==> flow/design.v <==
module banco_registradores(Read1, Read2, WriteReg, WriteData, RegWrite, Data1, Data2, clock);
	input [2:0] Read1, Read2, WriteReg;  
	input [15:0] WriteData;  
	input RegWrite;  
	input clock;  
	output [15:0] Data1,Data2;  
	wire [7:0] saida_decodificador;
	wire [15:0] saida_reg0, saida_reg1, saida_reg2, saida_reg3, saida_reg4, saida_reg5, saida_reg6, saida_reg7;  
	 decodificador dec1(WriteReg, saida_decodificador);
	registrador reg0(WriteData, clock, saida_decodificador[0] & RegWrite, saida_reg0);
	registrador reg1(WriteData, clock, saida_decodificador[1] & RegWrite, saida_reg1);
	registrador reg2(WriteData, clock, saida_decodificador[2] & RegWrite, saida_reg2);
	registrador reg3(WriteData, clock, saida_decodificador[3] & RegWrite, saida_reg3);
	registrador reg4(WriteData, clock, saida_decodificador[4] & RegWrite, saida_reg4);
	registrador reg5(WriteData, clock, saida_decodificador[5] & RegWrite, saida_reg5);
	registrador reg6(WriteData, clock, saida_decodificador[6] & RegWrite, saida_reg6);
	registrador reg7(WriteData, clock, saida_decodificador[7] & RegWrite, saida_reg7);
	multiplexador mux1(saida_reg0,saida_reg1,saida_reg2,saida_reg3,saida_reg4,saida_reg5,saida_reg6,saida_reg7,Read1,Data1);
	multiplexador mux2(saida_reg0,saida_reg1,saida_reg2,saida_reg3,saida_reg4,saida_reg5,saida_reg6,saida_reg7,Read2,Data2); 
endmodule
module decodificador(entrada, saida);
	input [2:0] entrada;
	output reg [7:0] saida;
	always@(entrada, saida)
		case(entrada)
			3'b000: saida[0] = 1;
			3'b001: saida[1] = 1;
			3'b010: saida[2] = 1;
			3'b011: saida[3] = 1;
			3'b100: saida[4] = 1;
			3'b101: saida[5] = 1;
			3'b110: saida[6] = 1;
			3'b111: saida[7] = 1;
		endcase
endmodule
module multiplexador(entrada0, entrada1, entrada2, entrada3, entrada4, entrada5, entrada6, entrada7, controle, saida);
	input [15:0] entrada0,entrada1,entrada2,entrada3,entrada4,entrada5,entrada6,entrada7;
	input [2:0] controle;
	output reg [15:0] saida;
	always@(entrada0,entrada1,entrada2,entrada3,entrada4,entrada5,entrada6,entrada7,controle,saida)
		case(controle)
			3'b000: saida = entrada0;
			3'b001: saida = entrada1;
			3'b010: saida = entrada2;
			3'b011: saida = entrada3;
			3'b100: saida = entrada4;
			3'b101: saida = entrada5;
			3'b110: saida = entrada6;
			3'b111: saida = entrada7;
		endcase
endmodule
module registrador(dado, clock, habilita_escrita, saida);
	input [15:0] dado;
	input clock;
	input habilita_escrita;
	output reg [15:0] saida;
	always@(posedge clock)
		if(habilita_escrita)
			saida <= dado;
		else
			saida <= 0;
endmodule
Step by step through the tools: banco_registradores
What the tools print for banco_registradores, step after step.
Line numbers count from 1 in the design file above.
Library cell names are shortened.
The mark n/a stands for no value.
- top: banco_registradores
- clock: clock
- library: sky130hd
- timing corner: tt_025C_1v80

After elaboration
Counts by Yosys on the flattened word-level netlist (proc, flatten, opt, wreduce; memories kept). Register bits leave out memories and registers merged into their read ports (data or address); mux counts leave out enables and synchronous resets folded into registers. Print and check cells are left out. Cells with the same type and inputs are merged into one.
- noted eq/ne operators: 14
- noted multiplexer cells: 2
- reduce/logical cells at 4
- operators with widths (cell ; number):
    16-bit 2-to-1 mux ; 2
    3-bit equality test (second input constant) ; 8
    8-bit OR reduction ; 2
    3-bit by 2-bit equality test with 1-bit output (second input constant) ; 4
    3-bit by 1-bit equality test with 1-bit output (second input constant) ; 2
    3-bit logical NOT ; 2
- noted flip-flop bits (word level): 16
- cells after elaboration: 21

Longest topological paths
Longest topological path by Yosys (ltp), each cell counted once; first at word level (registers and memories cut), then after technology mapping (sequential cells cut; the memories' decode and read muxes count).
- depth in word-level cells at 3
- ABC_AREA: 0
- gate-level depth with buffers at 2

Synthesis result
The flow's flattened synthesis, as Yosys stat reports it; memories are mapped. The netlist is that of the ABC_AREA named above (0 if unset); the other value can give another one.
Totals and module areas in this step are rounded.
- cells in the netlist at 49
- noted synthesis area: 570 µm²
- mapped flip-flops at 16
- buffer cells at 17
- cell types (cell type ; number ; area in all (µm²)):
    dfxtp_1 ; 16 ; 320.307
    buf_4 ; 16 ; 120.115
    and2_2 ; 12 ; 90.086
    and2_1 ; 4 ; 25.024
    buf_6 ; 1 ; 11.261
The figures by module come from a second, unflattened synthesis with its own total; it is not the netlist above.
- noted cell total of the unflattened synthesis: 635
- area (unflattened synthesis) at 5900 µm²
Rows give one instance, submodules left out.
- by module (module ; instances ; cells ; area (µm²) ; seq. area (µm²)):
    registrador ; 8 ; 33 ; 450 ; 320
    multiplexador ; 2 ; 177 ; 1100 ; 0.0
    decodificador ; 1 ; 9 ; 64 ; 0.0
    banco_registradores ; 1 ; 8 ; 50 ; 0.0

Worst setup path after synthesis
Source: OpenSTA report_checks on the synthesized netlist (no wires, ideal clock, input and output delay 20% of the period each), path of least setup slack; recovery checks are left aside. Register names are those of the netlist, which keeps one name where synthesis merged equal registers.
- path kind: register to output
- from: register reg0.saida[0]
- to: output port Data2[0]
- noted clock period: 1.23 ns
- external output delay at 0.246 ns
- time at the first pin at 0.000 ns
- data arrival time: 0.485 ns
- path slack: 0.499 ns
- delay of the path: 0.485 ns
- stages: 2
- period reached after synthesis: 0.731 ns
"delay of the path" is the arrival time less input delay plus setup time.
A path that ends at an output port has no setup time.
"stages": output pins that drive a net of the path, with the launching flip-flop's if there is one; two outputs of one cell count as two.
"period reached after synthesis" is the clock period less the worst setup slack; recovery checks do not enter. This is arithmetic on one report: input and output delays are still those of the set period (20% each).
The rows between start and end are the longest chain of elaborated cells between them; the timing report does not say that the signal goes this way. Where chains are equally long, one stands for them.
Each line given opens the expression or statement behind the cell; cells for indexed reads and writes are added by Yosys, which also makes memories of some case tables.
- cells stage by stage: dfxtp_1 > buf_4
- cells in the longest elaborated chain at 1
- elaborated cells on any way between the ends: 1
- noted RTL lines with such cells: 1
- classes of those cells: 1 x mux
- RTL lines, path post-synthesis (element ; line ; source):
    from (decl) ; 56 ; output reg [15:0] saida;
    from (assign) ; 59 ; saida <= dado;
    from (assign) ; 61 ; saida <= 0;
    16-bit 2-to-1 mux ; 41 ; case(controle)
    to (decl) ; 6 ; output [15:0] Data1,Data2;

Path in the finished layout
From the final timing report of flow run 1: the path of least setup slack in the routed layout; clock arrival at registers is part of the times.
- path kind: register to output
- from: register reg0.saida[2]
- to: output port Data2[2]
- noted clock period: 0.778 ns
- external output delay at 0.16 ns
- time at the first pin at 0.28 ns
- data arrival time: 0.73 ns
- path slack: -0.11 ns
- stages: 2
The rows between start and end are the longest chain of elaborated cells between them; the timing report does not say that the signal goes this way. Where chains are equally long, one stands for them.
- cells stage by stage: dfxtp_2 > buf_2
- cells in the longest elaborated chain at 1
- elaborated cells on any way between the ends: 1
- noted RTL lines with such cells: 1
- classes of those cells: 1 x mux
- RTL lines, path post-layout (element ; line ; source):
    from (decl) ; 56 ; output reg [15:0] saida;
    from (assign) ; 59 ; saida <= dado;
    from (assign) ; 61 ; saida <= 0;
    16-bit 2-to-1 mux ; 41 ; case(controle)
    to (decl) ; 6 ; output [15:0] Data1,Data2;

Memo
Re: implementation data of banco_registradores

Measured results for banco_registradores: 2 stored runs of the Yosys and OpenROAD flow on sky130hd. The settings differ; the order carries no meaning. The constraints put input and output delay at 20% of the set period each and load the outputs with 0.01 pF.
"achieved clock period" means the clock period less the worst setup slack. The figure is calculated, with input and output delays left at 20% of the set period.
"time on the worst setup path": the worst setup path's part of the clock period (all of it between registers, 20% less for each end at a port) less its slack. A launch clock that arrives late makes it longer, a capture clock that arrives late makes it shorter.
"total power after layout": no workload was simulated; the value follows from the tool's default switching activity.
The measured numbers are rounded.

Flow run 1

==> flow/run.sh <==
#!/bin/bash
# the make line also repeats the synthesis and layout settings of config.mk as NAME=value (left out here)
make -C /OpenROAD-flow-scripts/flow DESIGN_CONFIG=/design/flow/config.mk WORK_HOME=/design/flow/orfs CLKGATE_MAP_FILE= finish
==> flow/config.mk <==
export PLATFORM = sky130hd
export DESIGN_NAME = banco_registradores
export DESIGN_NICKNAME = banco_registradores
export VERILOG_FILES = /design/flow/design.v
export SDC_FILE = /design/flow/constraint.sdc
export NUM_CORES = 4
export LEC_CHECK = 0
export CAP_MARGIN = 20
export CORE_MARGIN = 2
export CORE_UTILIZATION = 40
export SLEW_MARGIN = 20
==> flow/constraint.sdc <==
create_clock -name core_clock -period 0.778 [get_ports {clock}]
set_input_delay 0.1556 -clock core_clock [delete_from_list [all_inputs] [get_ports {clock}]]
set_output_delay 0.1556 -clock core_clock [all_outputs]
set_load 0.01 [all_outputs]

Measured in flow run 1:
- area inside the die boundary: 1700 µm²
- noted the standard-cell area of the final layout: 930 µm²
- post-route worst hold slack at 0.44 ns
- utilization of the finished layout at 71 %
- post-route setup TNS at -3.4 ns
- noted the achieved clock period: 0.890 ns
- noted the worst setup slack after layout: -0.11 ns
- noted the time on the worst setup path: 0.73 ns
- critical path type: register to output
- total power after layout at 1.7 mW
- area of the synthesized netlist: 570 µm²

Flow run 2

==> flow/run.sh <==
#!/bin/bash
# the make line also repeats the synthesis and layout settings of config.mk as NAME=value (left out here)
make -C /OpenROAD-flow-scripts/flow DESIGN_CONFIG=/design/flow/config.mk WORK_HOME=/design/flow/orfs CLKGATE_MAP_FILE= finish
==> flow/config.mk <==
export PLATFORM = sky130hd
export DESIGN_NAME = banco_registradores
export DESIGN_NICKNAME = banco_registradores
export VERILOG_FILES = /design/flow/design.v
export SDC_FILE = /design/flow/constraint.sdc
export NUM_CORES = 4
export LEC_CHECK = 0
export ABC_AREA = 1
export CAP_MARGIN = 10
export CORE_ASPECT_RATIO = 0.83
export CORE_MARGIN = 2
export CORE_UTILIZATION = 23
export GPL_ROUTABILITY_DRIVEN = 1
export HOLD_SLACK_MARGIN = 0.04
export MIN_ROUTING_LAYER = met2
export PLACE_DENSITY_LB_ADDON = 0.15
export SETUP_SLACK_MARGIN = -0.02
export SLEW_MARGIN = 20
export TNS_END_PERCENT = 35
==> flow/constraint.sdc <==
create_clock -name core_clock -period 0.883 [get_ports {clock}]
set_input_delay 0.1766 -clock core_clock [delete_from_list [all_inputs] [get_ports {clock}]]
set_output_delay 0.1766 -clock core_clock [all_outputs]
set_load 0.01 [all_outputs]

Measured in flow run 2:
- area inside the die boundary: 3100 µm²
- noted the standard-cell area of the final layout: 920 µm²
- post-route worst hold slack at 0.40 ns
- utilization of the finished layout at 38 %
- post-route setup TNS at -0.81 ns
- noted the achieved clock period: 0.917 ns
- noted the worst setup slack after layout: -0.034 ns
- noted the time on the worst setup path: 0.74 ns
- critical path type: register to output
- total power after layout at 1.4 mW
- area of the synthesized netlist: 600 µm²
